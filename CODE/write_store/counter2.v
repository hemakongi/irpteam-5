==> flow/design.v <==
`timescale 1ns / 1ps
module counter2(
input newclk_k,
input [7:0] c_enable,
output reg [7:0]store=0
);
reg [7:0]out1=0;
always @ (posedge newclk_k)
begin
if(c_enable==0)
begin
out1 <= out1+1'b1;
end
else if(c_enable==1)
begin
store <= out1;
end
end
endmodule
# Reports on counter2
# The steps from the RTL of counter2 to its reports follow in flow order.
# Lines are those of the file above, counted from 1.
# Operators: Yosys type, input widths -> output width; for muxes data width and select width s.
# The mark -- stands for no value.
# design
top	counter2
clock	newclk_k
lib	sky130hd
lib_corner	tt_025C_1v80

# After elaboration
# Counts by Yosys on the flattened word-level netlist (proc, flatten, opt, wreduce; memories kept). Register bits leave out memories and registers merged into their read ports (data or address); mux counts leave out enables and synchronous resets folded into registers. Print and check cells are left out. Cells with the same type and inputs are merged into one.
# bits
ff_bits	16
# classes
eq_ne	1
reduce_and_logical	2
logic	1
add_sub_neg	1
# op_table
cell	n
$add 8x1->8 const B	1
$eq 8x1->1 const B	1
$logic_not 8->1	1
$reduce_and 2->1	1
$not 1->1	1

# Logic depth
# Yosys ltp: most cells in a row. Word level: on the elaborated netlist, between registers, memories and ports. Mapped: between sequential cells and ports; inverters and the memories' decode and read muxes count.
# depth
word_depth	3
abc_area	0
ltp_mapped	3

# Mapped cells and area
# The flow's flattened synthesis, as Yosys stat reports it; memories are mapped. The netlist is that of the ABC_AREA named above (0 if unset); the other value can give another one.
# The area totals of this step are shown rounded.
# by_type
cell	n	area_total_um2
sky130_fd_sc_hd__edfxtp_1	16	480.461
sky130_fd_sc_hd__xnor2_1	3	26.275
sky130_fd_sc_hd__xor2_1	3	26.275
sky130_fd_sc_hd__and3_1	2	12.512
sky130_fd_sc_hd__ha_1	1	12.512
sky130_fd_sc_hd__nand2_1	3	11.261
sky130_fd_sc_hd__nand3_1	2	10.01
sky130_fd_sc_hd__nand3_2	1	10.01
sky130_fd_sc_hd__nor3_2	1	10.01
sky130_fd_sc_hd__nor2_1	2	7.507
sky130_fd_sc_hd__nor4_1	1	6.256
sky130_fd_sc_hd__nor3_1	1	5.005
sky130_fd_sc_hd__inv_1	1	3.754
# synth_totals
ffs	16
yosys_area_um2	622
seqArea_um2	480
stdcells	37

# Path before layout
# OpenSTA on the mapped netlist: ideal clock, no wires. The path of least setup slack (recovery checks aside). Input and output delay are each 20% of the period. Register names are those of the netlist, which keeps one name where synthesis merged equal registers.
# synth_timing
path_type	input-to-reg
startpoint	in c_enable[4]
endpoint	reg out1[0]
driving_pins	3
period_ns	1.48
delay_ns	1.112
arrival_time_ns	1.037
slack_ns	0.072
t_first_pin_ns	0.296
setup_ns	0.371
input_delay_ns	0.296
period_less_setup_slack_ns	1.408
# "delay_ns" is the arrival time less input delay plus setup time.
# "driving_pins" counts driving pins, that of a launching flip-flop among them; a cell with two outputs on the path counts twice.
# "period_less_setup_slack_ns" is the clock period less the worst setup slack; recovery checks do not enter. This is arithmetic on one report: input and output delays are still those of the set period (20% each).
# Between the ends stands the longest chain of elaborated cells between them, by number of cells; it is not shown to be the way that was timed. Of several equally long chains one is given.
# A line is the first line of the expression or statement that the cell stems from. Yosys adds cells for indexed reads and writes and turns some case tables into memories.
# synth_between
cell_sequence	sky130_fd_sc_hd__nor4_1 -> sky130_fd_sc_hd__nand2_1 -> sky130_fd_sc_hd__nor2_1
elab_chain_cells	1
# synth_rtl
item	line	rtl
start, declared	4	input [7:0] c_enable,
$logic_not 8->1	10	if(c_enable==0)
end, assigned	12	out1 <= out1+1'b1;
end, declared	7	reg [7:0]out1=0;

# Timing after layout
# Path of least setup slack in the final report of stored run 1 (OpenROAD, finished layout, wires in). Where an end is a register, its clock arrival counts in the times.
# layout_timing
path_type	input-to-reg
startpoint	in c_enable[4]
endpoint	reg store[4]
period_ns	1.83
driving_pins	3
input_delay_ns	0.37
slack_ns	0.26
setup_ns	0.32
t_first_pin_ns	0.37
arrival_time_ns	1.52
# Between the ends stands the longest chain of elaborated cells between them, by number of cells; it is not shown to be the way that was timed. Of several equally long chains one is given.
# layout_between
cell_sequence	sky130_fd_sc_hd__clkdlybuf4s50_1 -> sky130_fd_sc_hd__nor4_1 -> sky130_fd_sc_hd__and3_1
elab_chain_cells	3
# layout_rtl
item	line	rtl
start, declared	4	input [7:0] c_enable,
$logic_not 8->1	10	if(c_enable==0)
$not 1->1	--
$reduce_and 2->1	--
end, assigned	16	store <= out1;
end, declared	5	output reg [7:0]store=0

# 2 stored runs of counter2 in the flow (synthesis by Yosys, layout by OpenROAD, sky130hd cells), in arbitrary order. Constraints: input delay and output delay 20% of the set period each, output load 0.01 pF.
# "achievedPeriod_ns" is the run's clock period less its worst setup slack. It is reckoned from that one timing run; input and output delays stay at 20% of the period that was set.
# "worst_path_allowed_less_slack_ns" is the time allowed to the run's worst setup path (the clock period less input and output delay, where it has them) less its slack. Clock arrival times count: a late capture clock shortens it, a late launch clock lengthens it.
# "power.total_mw": no workload was simulated; the value follows from the tool's default switching activity.
# Results are given in rounded form.
# Among the settings, -- means not set for that run.
stored run	period_ns	CORE_UTILIZATION	PLACE_DENSITY	CORE_MARGIN	CELL_PAD_IN_SITES_GLOBAL_PLACEMENT	ABC_AREA	GPL_TIMING_DRIVEN	GPL_ROUTABILITY_DRIVEN	CTS_CLUSTER_DIAMETER	MIN_ROUTING_LAYER	CAP_MARGIN	SLEW_MARGIN	SETUP_SLACK_MARGIN	CELL_PAD_IN_SITES_DETAIL_PLACEMENT	TNS_END_PERCENT	CTS_CLUSTER_SIZE	fin_util_pct	power.total_mw	synthesis_area_um2	achievedPeriod_ns	ws_setup_ns	ws_hold_ns	design.die.area_um2	worst_path_allowed_less_slack_ns	critical_path_kind
stored run 1	1.83	17	0.56	7	1	0	1	1	160	met2	20	20	--	--	--	--	25.5	0.592	622	1.570	0.260	0.496	5550	1.20	input-to-reg
stored run 2	0.928	63	0.69	2	--	--	0	--	--	--	20	20	0.09	0	30	86	93.4	1.11	622	1.150	-0.222	0.346	1250	1.15	reg-to-reg
